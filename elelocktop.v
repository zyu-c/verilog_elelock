==> flow/design.v <==
module elelock(decimal, mem, cls, out4, out3, out2, out1, out0, dispen, CLK, RST);
    input [9:0]decimal;
    input mem;
    input cls;
    output [3:0]out4, out3, out2, out1, out0;
    output [4:0]dispen;
    input CLK;
    input RST;
    reg [2:0]state;
    reg [12:0]cnt;
    reg lock;
    reg [3:0]key[0:3];
    reg [3:0]secret[0:3];
    reg [3:0]out4, out3, out2, out1, out0;
    reg [4:0]dispen;
    wire sec4;
    assign sec4 = (cnt > 3999);
    wire halfsec;
    assign halfsec = (cnt > 499);
    wire [3:0]d;
    assign d = dectobin(decimal);
    function [3:0]dectobin;
        input [9:0]in;
        case(in)
            10'b0000000001: dectobin = 0;
            10'b0000000010: dectobin = 1;
            10'b0000000100: dectobin = 2;
            10'b0000001000: dectobin = 3;
            10'b0000010000: dectobin = 4;
            10'b0000100000: dectobin = 5;
            10'b0001000000: dectobin = 6;
            10'b0010000000: dectobin = 7;
            10'b0100000000: dectobin = 8;
            10'b1000000000: dectobin = 9;
        endcase
    endfunction
    wire filled;
    assign filled = (key[3] != 4'hf);
    wire match;
    assign match = ((key[3]==secret[3]) && (key[2]==secret[2]) && (key[1]==secret[1]) && (key[0]==secret[0]));
    wire [4:0]numdisp;
    assign numdisp = {1'b0, (key[3]!=4'hf), (key[2]!=4'hf), (key[1]!=4'hf), (key[0]!=4'hf)};
    always@(posedge CLK or negedge RST)begin
        if(!RST)begin
            state <= 0;
            cnt <= 0;
            lock <= 0;
            key[3] <= 4'hf;
            key[2] <= 4'hf;
            key[1] <= 4'hf;
            key[0] <= 4'hf;
            secret[3] <= 4'hf;
            secret[2] <= 4'hf;
            secret[1] <= 4'hf;
            secret[0] <= 4'hf;
            out4 <= 4'h0;
            out3 <= 4'ha;
            out2 <= 4'ha;
            out1 <= 4'ha;
            out0 <= 4'ha;
            dispen <= 5'b01111;
        end else begin
            case(state)
                0: begin
                    out4 <= 4'h0;
                    out3 <= 4'ha;
                    out2 <= 4'ha;
                    out1 <= 4'ha;
                    out0 <= 4'ha;
                    dispen <= 5'b01111;
                    if(decimal)begin
                        cnt <= 0;
                        key[3] <= 4'hf;
                        key[2] <= 4'hf;
                        key[1] <= 4'hf;
                        key[0] <= d;
                        state <= 1;
                    end
                end
                1: begin
                    out4 <= 4'h0;
                    out3 <= key[3];
                    out2 <= key[2];
                    out1 <= key[1];
                    out0 <= key[0];
                    dispen <= numdisp;
                    if(decimal)begin
                        cnt <= 0;
                        key[3] <= key[2];
                        key[2] <= key[1];
                        key[1] <= key[0];
                        key[0] <= d;
                    end else if(filled && mem)begin
                        cnt <= 0;
                        secret[3] <= key[3];
                        secret[2] <= key[2];
                        secret[1] <= key[1];
                        secret[0] <= key[0];
                        state <= 2;
                    end else if(sec4)begin
                        state <= 0;
                    end else begin
                        cnt <= cnt + 1;
                    end
                end
                2: begin
                    out4 <= 4'h0;
                    out3 <= 4'h0;
                    out2 <= 4'hf;
                    out1 <= 4'he;
                    out0 <= 4'hd;
                    dispen <= 5'b01111;
                    if(cls)begin
                        cnt <= 0;
                        lock <= 1;
                        key[3] <= 4'hf;
                        key[2] <= 4'hf;
                        key[1] <= 4'hf;
                        key[0] <= 4'hf;
                        state <= 3;
                    end
                end
                3: begin
                    out4 <= 4'hc;
                    out3 <= 4'hb;
                    out2 <= 4'h0;
                    out1 <= 4'h5;
                    out0 <= 4'he;
                    dispen <= 5'b11111;
                    if(decimal)begin
                        cnt <= 0;
                        state <= 4;
                        key[0] <= d;
                    end
                end
                4: begin
                    out4 <= 4'h0;
                    out3 <= key[3];
                    out2 <= key[2];
                    out1 <= key[1];
                    out0 <= key[0];
                    dispen <= numdisp;
                    if(decimal)begin
                        cnt <= 0;
                        key[3] <= key[2];
                        key[2] <= key[1];
                        key[1] <= key[0];
                        key[0] <= d;
                    end else if(match)begin
                        lock <= 0;
                        state <= 5;
                    end else if(sec4)begin
                        state <= 3;
                    end else begin
                        cnt <= cnt + 1;
                    end
                end
                5: begin
                    out4 <= 4'h0;
                    out3 <= key[3];
                    out2 <= key[2];
                    out1 <= key[1];
                    out0 <= key[0];
                    dispen <= numdisp;
                    cnt <= cnt + 1;
                    if(halfsec)begin
                        state <= 2;
                    end
                end
            endcase
        end
    end
endmodule
module elelocktop(push, mem, cls, led4, led3, led2, led1, led0, CLK, RST);
    defparam syncro0.WIDTH = 10;
    defparam syncro1.WIDTH = 1;
    defparam syncro2.WIDTH = 1;
    input [9:0]push;
    input mem;
    input cls;
    output [6:0]led4, led3, led2, led1, led0;
    input CLK;
    input RST;
    wire [9:0]push_out;
    wire mem_out;
    wire cls_out;
    wire [4:0]dispen;
    wire [3:0]out4, out3, out2, out1, out0;
    syncro syncro0(.in(push), .out(push_out), .CLK(CLK), .RST(RST));
    syncro syncro1(.in(mem), .out(mem_out), .CLK(CLK), .RST(RST));
    syncro syncro2(.in(cls), .out(cls_out), .CLK(CLK), .RST(RST));
    ledout ledout0(.in(out0), .en(dispen[0]), .out(led0));
    ledout ledout1(.in(out1), .en(dispen[1]), .out(led1));
    ledout ledout2(.in(out2), .en(dispen[2]), .out(led2));
    ledout ledout3(.in(out3), .en(dispen[3]), .out(led3));
    ledout ledout4(.in(out4), .en(dispen[4]), .out(led4));
    elelock elelock(.decimal(push_out), .mem(mem_out), .cls(cls_out), .out4(out4), .out3(out3), .out2(out2), .out1(out1), .out0(out0), .dispen(dispen), .CLK(CLK), .RST(RST));
endmodule
module ledout(in, en, out);
    input [3:0]in;
    input en;
    output [6:0]out;
    assign out = convert(in, en);
    function [6:0]convert;
        input [3:0]in;
        input en;
        if(en)begin    
            case(in)
                0: convert = 7'b1111110;
                1: convert = 7'b0110000;
                2: convert = 7'b1101101;
                3: convert = 7'b1111001;
                4: convert = 7'b0110011;
                5: convert = 7'b1011011;
                6: convert = 7'b1011111;
                7: convert = 7'b1110000;
                8: convert = 7'b1111111;
                9: convert = 7'b1111011;
                10: convert = 7'b0000001;
                11: convert = 7'b0001110;
                12: convert = 7'b1001110;
                13: convert = 7'b0010101;
                14: convert = 7'b1001111;
                15: convert = 7'b1100111;
            endcase
        end else begin
            convert = 0;
        end
    endfunction
endmodule
module syncro(in, out, CLK, RST);
    parameter WIDTH = 1;
    input [WIDTH-1:0] in;
    output [WIDTH-1:0] out;
    input CLK;
    input RST;
    reg [WIDTH-1:0] q0;
    reg [WIDTH-1:0] q1;
    reg [WIDTH-1:0] q2;
    assign out = q1 & ~q2;
    always @(posedge CLK or negedge RST)begin
        if(!RST)begin
            q0 <= 0;
            q1 <= 0;
            q2 <= 0;
        end else begin
            q0 <= ~in;
            q1 <= q0;
            q2 <= q1;
        end
    end
endmodule
======== Tool chain data of elelocktop ========
What the tools print for elelocktop, step after step.
Line numbers count from 1 in the design file above.
Library cell names are shortened.
Not given: --
set-up
  top ..................................... elelocktop
  clock port .............................. CLK
  cell library ............................ sky130hd
  corner .................................. tt_025C_1v80

======== After elaboration ========
Source: Yosys, flattened and elaborated. Widths are those after wreduce. Registers that Yosys merges into a memory's read port (data or address) are not register bits. Print and check cells do not count. Equal cells are merged and count once.
Yosys's memory passes give these memory sizes; they may raise the number of words (mostly to a power of two), join words into wider ones and drop unused or constant bits.
cells by class
  reduce/logical cells .................... 23
  bitwise logic cells ..................... 10
  mux-type cells .......................... 41
  magnitude comparators ................... 2
  $add $sub $neg .......................... 1
  equal/unequal tests ..................... 35
operators with widths
  operator                                       number
  two-way mux 13 bit                             7
  parallel mux 13 bit (select 5 bit)             1
  parallel mux 4 bit (select 4 bit)              4
  parallel mux 4 bit (select 10 bit)             1
  parallel mux 4 bit (select 3 bit)              3
  two-way mux 7 bit                              5
  two-way mux 3 bit                              10
  two-way mux 4 bit                              6
  NOT 10 bit                                     2
  parallel mux 3 bit (select 6 bit)              1
  equality test 4 bit                            4
  != test 4 bit with constant B                  4
  parallel mux 4 bit (select 2 bit)              2
  parallel mux 5 bit (select 3 bit)              1
  adder 13 x 1 -> 13 bit with constant B         1
  > comparator 13 x 12 -> 1 bit with constant B  1
  > comparator 13 x 9 -> 1 bit with constant B   1
  != test 2 x 1 -> 1 bit with constant B         6
  equality test 10 x 1 -> 1 bit with constant B  1
  equality test 10 bit with constant B           1
  AND 10 bit                                     1
  equality test 10 x 2 -> 1 bit with constant B  1
  equality test 10 x 3 -> 1 bit with constant B  1
  equality test 10 x 4 -> 1 bit with constant B  1
  equality test 10 x 5 -> 1 bit with constant B  1
  equality test 10 x 6 -> 1 bit with constant B  1
  equality test 10 x 7 -> 1 bit with constant B  1
  equality test 10 x 8 -> 1 bit with constant B  1
Other operator kinds: 24; their cells: 42.
word-level totals
  memories ................................ 5
  input port bits ......................... 14
  word-level cells ........................ 142
  output and inout port bits .............. 35
  memory bits (read-only) ................. 560
  flip-flop bits (word level) ............. 109
memory list
  memory            depth  width  read ports  write ports  line  source
  (name not given)  16     7      1           0            208   case(in)
  (name not given)  16     7      1           0            208
  (name not given)  16     7      1           0            208
  (name not given)  16     7      1           0            208
  (name not given)  16     7      1           0            208

======== Depth ========
Depth = most cells in a row (Yosys ltp): at word level without a register or memory, in the mapped netlist without a sequential cell, where the memories' decode and read muxes count.
depth
  word-level depth ........................ 7
  ABC_AREA ................................ 0
  mapped depth ............................ 9
  depth with buffers taken out ............ 7

======== Netlist ========
The flow's flattened synthesis, as Yosys stat reports it; memories are mapped. The netlist is that of the ABC_AREA named above (0 if unset); the other value can give another one.
The area totals of this step are shown rounded.
mapped netlist
  mapped area ............................. 6112 µm²
  sequential part of the area ............. 2784 µm²
  buffers ................................. 35
  cell count .............................. 597
  mapped flip-flops ....................... 109
cell types
  type      number  total area (µm²)
  dfrtp_1   64      1.6E+03
  dfstp_2   45      1.18E+03
  ha_1      29      362.848
  nor2b_1   37      231.472
  a21oi_1   36      180.173
  nand2_1   48      180.173
  xnor2_1   20      175.168
  nor2_1    42      157.651
  mux2_4    9       135.13
  o21ai_0   24      120.115
  inv_1     30      112.608
  mux2_2    10      112.608
  mux2i_1   11      110.106
  a211oi_1  12      90.086
  buf_6     6       67.565
  clkbuf_1  17      63.811
  nand4_1   10      62.56
  nand2b_1  9       56.304
Other cell types: 52; their cells: 138.
The figures by module come from a second, unflattened synthesis with its own total; it is not the netlist above.
unflattened totals
  cells (unflattened synthesis) ........... 682
  area (unflattened synthesis) ............ 6581 µm²
Rows give one instance, submodules left out.
by module
  module             cells  times used  sequential area (µm²)  area (µm²)
  elelock            387    1           1883                   3844
  ledout             47     5           0.0                    325.3
  syncro (WIDTH=10)  50     1           750.7                  925.9
  syncro (WIDTH=1)   5      2           75.1                   92.6
  elelocktop         0      1           0.0                    0.0

======== Worst setup path after synthesis ========
OpenSTA on the mapped netlist: ideal clock, no wires. The path of least setup slack (recovery checks aside). Input and output delay are each 20% of the period. Register names are those of the netlist, which keeps one name where synthesis merged equal registers.
timing path post-synthesis
  kind .................................... register to register
  start ................................... reg syncro0.q1[3]
  end ..................................... reg elelock.secret[0][0]
  path delay .............................. 2.175 ns
  period .................................. 2.85 ns
  setup slack ............................. 0.675 ns
  driving pins on the path ................ 9
  buffers on the path ..................... 3
  setup time .............................. 0.082 ns
  arrival time ............................ 2.093 ns
  required time ........................... 2.768 ns
  time at the first pin ................... 0.000 ns
  synthesis period reached ................ 2.175 ns
"path delay" is the arrival time less input delay plus setup time.
"driving pins on the path" counts driving pins, that of a launching flip-flop among them; a cell with two outputs on the path counts twice.
"synthesis period reached" = period - worst setup slack (recovery checks aside). The figure is calculated, with input and output delays left at 20% of the set period.
Between the ends stands the longest chain of elaborated cells between them, by number of cells; it is not shown to be the way that was timed. Of several equally long chains one is given.
A line is the first line of the expression or statement that the cell stems from. Yosys adds cells for indexed reads and writes and turns some case tables into memories.
on the way, post-synthesis
  cell sequence ........................... dfrtp_1 > nor2b_4 > buf_6 > or4_4 > nor3_4 > and3_1 > buf_6 > buf_12 > mux2_4
  length of the longest elaborated chain .. 4
  elaborated cells on any way between the ends .. 4
  those cells by class .................... 2 x logic; 2 x reduce/logical
RTL lines, path post-synthesis
  item                 line  source
  start, declared      238   reg [WIDTH-1:0] q1;
  start, assigned      244   q1 <= 0;
  start, assigned      248   q1 <= q0;
  AND 10 bit           240   assign out = q1 & ~q2;
  nonzero test 10 bit  87    if(decimal)begin
  NOT 1 bit            --
  AND reduction 3 bit  --
  end, assigned        55    secret[0] <= 4'hf;
  end, assigned        98    secret[0] <= key[0];
  end, declared        13    reg [3:0]secret[0:3];

======== Worst path after layout ========
From the final timing report of job 2: the path of least setup slack in the routed layout; clock arrival at registers is part of the times.
timing path after layout
  kind .................................... register to output
  start ................................... reg elelock.out2[1]
  end ..................................... out led2[5]
  output delay ............................ 0.53 ns
  driving pins on the path ................ 7
  time at the first pin ................... 0.34 ns
  period .................................. 2.67 ns
  required time ........................... 2.14 ns
  setup slack ............................. -0.03 ns
  arrival time ............................ 2.17 ns
  buffers on the path ..................... 1
Between the ends stands the longest chain of elaborated cells between them, by number of cells; it is not shown to be the way that was timed. Of several equally long chains one is given.
A memory read counts as a cell of the chain, while the word-level depth stops at memories.
A register here has more assigning lines than the two given.
on the way, after layout
  cell sequence ........................... dfstp_2 > inv_1 > ha_1 > nor2_1 > a21oi_1 > a21oi_1 > clkdlybuf4s50_1
  length of the longest elaborated chain .. 2
  elaborated cells on any way between the ends .. 2
  RTL lines with such cells ............... 2
  those cells by class .................... 1 x mux; 1 x memory
RTL lines, path after layout
  item                 line  source
  start, declared      5     output [3:0]out4, out3, out2, out1, out0;
  start, assigned      83    out2 <= key[2];
  start, assigned      139   out2 <= key[2];
  memory (16 x 7 bit)  208   case(in)
  two-way mux 7 bit    207   if(en)begin
  end, declared        181   output [6:0]led4, led3, led2, led1, led0;

Measured results for elelocktop: 2 stored runs of the Yosys and OpenROAD flow on sky130hd. The settings differ; the order carries no meaning. The constraints put input and output delay at 20% of the set period each and load the outputs with 0.01 pF.
"clock period reached" = clock period - worst setup slack. The figure is calculated, with input and output delays left at 20% of the set period.
"time used up by the worst setup path" is the time allowed to the run's worst setup path (the clock period less input and output delay, where it has them) less its slack. Clock arrival times count: a late capture clock shortens it, a late launch clock lengthens it.
By "total power of the final layout" is meant OpenSTA's value without simulated activity: inputs other than the clock are taken to toggle once in ten clock periods, and the tool carries that through the logic.
Results are given in rounded form.

---- job 1 ----
settings
  period_ns = 1.6
  CORE_UTILIZATION = 44
  PLACE_DENSITY_LB_ADDON = 0.22
  CORE_ASPECT_RATIO = 1.11
  CELL_PAD_IN_SITES_GLOBAL_PLACEMENT = 1
  CELL_PAD_IN_SITES_DETAIL_PLACEMENT = 2
  ABC_AREA = 1
  GPL_TIMING_DRIVEN = 0
  CTS_CLUSTER_SIZE = 53
  MIN_ROUTING_LAYER = met1
  CAP_MARGIN = 20
  CORE_MARGIN = 2
  SLEW_MARGIN = 20
results
  not finished: clock tree synthesis ended with error DPL-0033

---- job 2 ----
settings
  period_ns = 2.67
  SETUP_SLACK_MARGIN = -0.18
  CAP_MARGIN = 20
  CORE_MARGIN = 2
  CORE_UTILIZATION = 40
  SLEW_MARGIN = 20
results
  time used up by the worst setup path .... 2.17 ns
  worst path kind ......................... register to output
  total negative slack on setup checks .... -0.099 ns
  overall die area ........................ 16290 µm²
  utilization ............................. 0.469
  standard-cell area after routing ........ 7084 µm²
  netlist area reported by Yosys .......... 6112 µm²
  total power of the final layout ......... 3.124 mW
  worst setup slack after layout .......... -0.033 ns
  clock period reached .................... 2.703 ns
